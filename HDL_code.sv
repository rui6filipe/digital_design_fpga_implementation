==> flow/design.v <==
`timescale 1ns / 1ps
module MooreMachine(input logic clk,
                    input logic reset,
                    input logic go,
                    output logic sel,
                    output logic load,
                    output logic ok,
                    output logic clear);
    typedef enum logic [2:0] {S0, S1, S2, S3, S4} statetype;
    statetype state, nextstate;
    always_ff @(posedge clk, posedge reset)
     if (reset) state <= S0;
     else state <= nextstate;
    always_comb
     case (state)
         S0: if (go) nextstate = S1;
            else nextstate = S0;
         S1: nextstate = S2;
         S2: nextstate = S3;
         S3: nextstate = S4;
         S4: if (go) nextstate = S4;
            else nextstate = S0;
         default: nextstate = S0;
     endcase
    assign clear = (state == S0);
    assign ok = (state == S4);
    assign load = (state == S1 | state == S2 | state == S3);
    assign sel = (state == S1);
endmodule
module mux(input logic [1:0] a0, a1, b0, b1, 
           input logic sel,
           output logic [1:0] s0, s1);
    assign s0 = sel ? a0 : b0;
    assign s1 = sel ? a1 : b1;
endmodule
module add4(input logic a0, a1,     
            input logic [2:0] b,    
            output logic [3:0] sum);
    logic [1:0] a;                  
    always_comb begin
        a = {a1, a0};                 
        sum = a + b;              
    end
endmodule
module register_4bit(input logic clk,    
                     input logic clear,   
                     input logic load,   
                     input logic [3:0] d,      
                     output logic [3:0] q);    
    always_ff @(posedge clk) begin
        if (clear)
            q <= 4'b0000;   
        else if (load)
            q <= d;         
    end
endmodule
module comparator(input logic [3:0] c,
                  output logic gt5);
    always_comb begin
        if (c > 4'b0101)
            gt5 = 1'b1;
        else
            gt5 = 1'b0;
    end 
endmodule
module f(input logic d,
         input logic ok,
         input logic clk,
         output logic alarm);
    always_ff @(posedge clk)
        if (ok) alarm <= d;
endmodule
module Project(input logic clk, reset, go,         
               input logic [1:0] a0, a1, b0, b1,   
               output logic alarm);                
    logic sel, load, ok, clear;
    logic [1:0] s0, s1;  
    logic [3:0] sum, q;  
    logic gt5;           
    MooreMachine control(
        .clk(clk),
        .reset(reset),
        .go(go),
        .sel(sel),
        .load(load),
        .ok(ok),
        .clear(clear));
    mux mux_inst(
        .a0(a0), 
        .a1(a1), 
        .b0(b0), 
        .b1(b1),
        .sel(sel),
        .s0(s0), 
        .s1(s1));
    add4 add_inst(
        .a0(s0), 
        .a1(s1),
        .b(q[2:0]),  
        .sum(sum));
    register_4bit reg_inst(
        .clk(clk),
        .clear(clear),
        .load(load),
        .d(sum),
        .q(q));
    comparator comp_inst(
        .c(q),  
        .gt5(gt5));
    f f_inst(
        .d(gt5),
        .ok(ok),
        .clk(clk),
        .alarm(alarm));
endmodule
* Step by step through the tools: Project
Tool output for the design above, in the order of the flow.
Lines are those of the file above, counted from 1.
Library cell names are shortened.
The mark -- stands for no value.
- Top :: Project
- Clock port :: clk
- Library :: sky130hd
- Library corner :: tt_025C_1v80

* Word level
Yosys after proc, flatten, opt, wreduce and memory -nomap, before mapping. Enables and synchronous resets that opt folds into registers are not counted as muxes. Memory bits, and registers merged into a memory's read port (data or address), are not among the register bits. Print and check cells are not counted. Equal cells are merged and count once.
- Register bits after elaboration :: 8
- Add/subtract/negate cells :: 1
- Order comparisons :: 1
- Eq/ne operators :: 4
- Mux-type cells :: 6
- Bitwise logic cells :: 2
- Reductions and logical operators :: 1
** Operator list (number)
- 3-bit parallel mux with 5-bit select :: 1
- 3-bit by 2-bit == test with 1-bit output (second input constant) :: 2
- 2-bit by 3-bit adder with 4-bit output :: 1
- 4-bit by 3-bit greater-than comparator with 1-bit output (second input constant) :: 1
- 1-bit 2-to-1 mux :: 4
- 3-bit by 1-bit == test with 1-bit output (second input constant) :: 1
- 3-bit == test (second input constant) :: 1
- 3-bit zero test :: 1
- 3-bit 2-to-1 mux :: 1
- 1-bit bitwise OR :: 2

* Depth
Depth = most cells in a row (Yosys ltp): at word level without a register or memory, in the mapped netlist without a sequential cell, where the memories' decode and read muxes count.
- Depth in word-level cells :: 3
- ABC_AREA :: 1
- Depth in mapped cells :: 11

* Mapped cells and area
Yosys stat after the flow's synthesis: flattened, memories mapped to cells. It holds for the ABC_AREA given above (unset counts as 0); a run with the other value may have another netlist.
Totals and module areas in this step are rounded.
- Cell count :: 58
- Mapped area :: 472 µm²
- Sequential part of the area :: 236 µm²
- Flip-flop cells :: 10
- Buffer cells :: 0
** Cell types (number)
- dfrtp_1 :: 4
- dfxtp_1 :: 4
- nand2_1 :: 13
- inv_1 :: 10
- edfxtp_1 :: 1
- nor2_1 :: 8
- dfstp_2 :: 1
- ha_1 :: 2
- fa_1 :: 1
- nand3_1 :: 3
- o21ai_0 :: 3
- inv_2 :: 3
- o21ai_2 :: 1
- nand2_2 :: 1
- nor2_2 :: 1
- or2_1 :: 1
- a21oi_1 :: 1

* Timing after synthesis
OpenSTA on the mapped netlist: ideal clock, no wires. The path of least setup slack (recovery checks aside). Input and output delay are each 20% of the period. Register names are those of the netlist, which keeps one name where synthesis merged equal registers.
- Path type :: reg2reg
- Start :: register control.state
- End :: register reg_inst.q[1]
- Period :: 2.28 ns
- Launch time at the first pin :: 0.000 ns
- Data arrival time :: 1.376 ns
- Required time :: 2.164 ns
- Slack :: 0.788 ns
- Path delay :: 1.492 ns
- Stages :: 10
- Period reached after synthesis :: 1.492 ns
"path delay" is the arrival time less input delay plus setup time.
"stages" counts driving pins, that of a launching flip-flop among them; a cell with two outputs on the path counts twice.
"period reached after synthesis" is the clock period less the worst setup slack; recovery checks do not enter. This is arithmetic on one report: input and output delays are still those of the set period (20% each).
Where an end lacks its bit number, it is one bit of the signal, or one of the new flip-flops if synthesis recoded a state register.
Between the ends stands the longest chain of elaborated cells between them, by number of cells; it is not shown to be the way that was timed. Of several equally long chains one is given.
Each line given opens the expression or statement behind the cell; cells for indexed reads and writes are added by Yosys, which also makes memories of some case tables.
- Cells stage by stage :: dfrtp_1 -> inv_2 -> nand2_1 -> nand2_1 -> ha_1 -> inv_1 -> fa_1 -> inv_1 -> nor2_1 -> nor2_1
- Cells in the longest elaborated chain :: 3
- Elaborated cells between the ends (all ways) :: 9
- Classes of those cells :: add/sub (1); eq/ne (3); mux (2); logic (2); reduce/logical (1)
** RTL lines, path after synthesis
- from (decl) :: line 10 : statetype state, nextstate;
- from (assign) :: line 12 : if (reset) state <= S0;
- from (assign) :: line 13 : else state <= nextstate;
- 3-bit by 1-bit == test with 1-bit output :: line 28 : assign sel = (state == S1);
- 1-bit 2-to-1 mux :: line 33 : assign s0 = sel ? a0 : b0;
- 2-bit by 3-bit adder with 4-bit output :: line 42 : sum = a + b;
- to (assign) :: line 52 : q <= 4'b0000;
- to (assign) :: line 54 : q <= d;
- to (decl) :: line 49 : output logic [3:0] q);

* Timing after layout
From the final timing report of run 1: the path of least setup slack in the routed layout; clock arrival at registers is part of the times.
- Path type :: reg2reg
- Start :: register control.state
- End :: register reg_inst.q[2]
- Period :: 1.02 ns
- Launch time at the first pin :: 0.25 ns
- Data arrival time :: 1.67 ns
- Required time :: 1.22 ns
- Slack :: -0.45 ns
- Stages :: 12
Where an end lacks its bit number, it is one bit of the signal, or one of the new flip-flops if synthesis recoded a state register.
Between the ends stands the longest chain of elaborated cells between them, by number of cells; it is not shown to be the way that was timed. Of several equally long chains one is given.
- Cells stage by stage :: dfrtp_1 -> inv_2 -> nand2_2 -> nand2_2 -> ha_4 -> inv_2 -> fa_1 -> inv_1 -> nand2_1 -> nand2_1 -> nand2_1 -> a21oi_1
- Cells in the longest elaborated chain :: 3
- Elaborated cells between the ends (all ways) :: 9
- Classes of those cells :: add/sub (1); eq/ne (3); mux (2); logic (2); reduce/logical (1)
** RTL lines, path post-layout
- from (decl) :: line 10 : statetype state, nextstate;
- from (assign) :: line 12 : if (reset) state <= S0;
- from (assign) :: line 13 : else state <= nextstate;
- 3-bit by 1-bit == test with 1-bit output :: line 28 : assign sel = (state == S1);
- 1-bit 2-to-1 mux :: line 33 : assign s0 = sel ? a0 : b0;
- 2-bit by 3-bit adder with 4-bit output :: line 42 : sum = a + b;
- to (assign) :: line 52 : q <= 4'b0000;
- to (assign) :: line 54 : q <= d;
- to (decl) :: line 49 : output logic [3:0] q);

## Implementation results

Top module Project; platform sky130hd; tools Yosys and OpenROAD; 2 stored runs in no particular order. Input and output delays are each 20% of the period that was set; the output load is 0.01 pF.
"reached clock period" = clock period - worst setup slack. The figure is calculated, with input and output delays left at 20% of the set period.
By "time used up by the worst setup path" is meant the share of the clock period that the worst setup path is allowed (20% is reserved at inputs, 20% at outputs), minus its slack. Clock arrival times at its registers enter into it.
"power consumption" is the tool's figure for a default switching activity; nothing was simulated.
Measured values are rounded.

** Run 1
- Settings :: period_ns=1.02; CORE_UTILIZATION=35; SETUP_SLACK_MARGIN=0.06; PLACE_DENSITY_LB_ADDON=0.0; CELL_PAD_IN_SITES_GLOBAL_PLACEMENT=0; CELL_PAD_IN_SITES_DETAIL_PLACEMENT=0; ABC_AREA=1; CTS_CLUSTER_SIZE=84; CAP_MARGIN=5; CORE_MARGIN=2; SLEW_MARGIN=20
- Reached clock period :: 1.471 ns
- Chip area in the Yosys report :: 472 µm²
- Die footprint :: 1660 µm²
- Total negative slack :: -1.30 ns
- Utilization after routing :: 50.9%
- Time used up by the worst setup path :: 1.47 ns
- Worst setup path kind :: reg2reg
- Worst setup slack after layout :: -0.451 ns
- Power consumption :: 1330 uW

** Run 2
- Settings :: period_ns=1.56; CORE_UTILIZATION=71; SETUP_SLACK_MARGIN=0.21; PLACE_DENSITY_LB_ADDON=0.24; CORE_MARGIN=3; CELL_PAD_IN_SITES_DETAIL_PLACEMENT=2; TNS_END_PERCENT=35; ABC_AREA=1; GPL_TIMING_DRIVEN=0; CTS_CLUSTER_SIZE=63; CAP_MARGIN=40; SLEW_MARGIN=40; MAX_ROUTING_LAYER=met5
- Outcome :: no final report: floorplanning broke off with PDN-0185
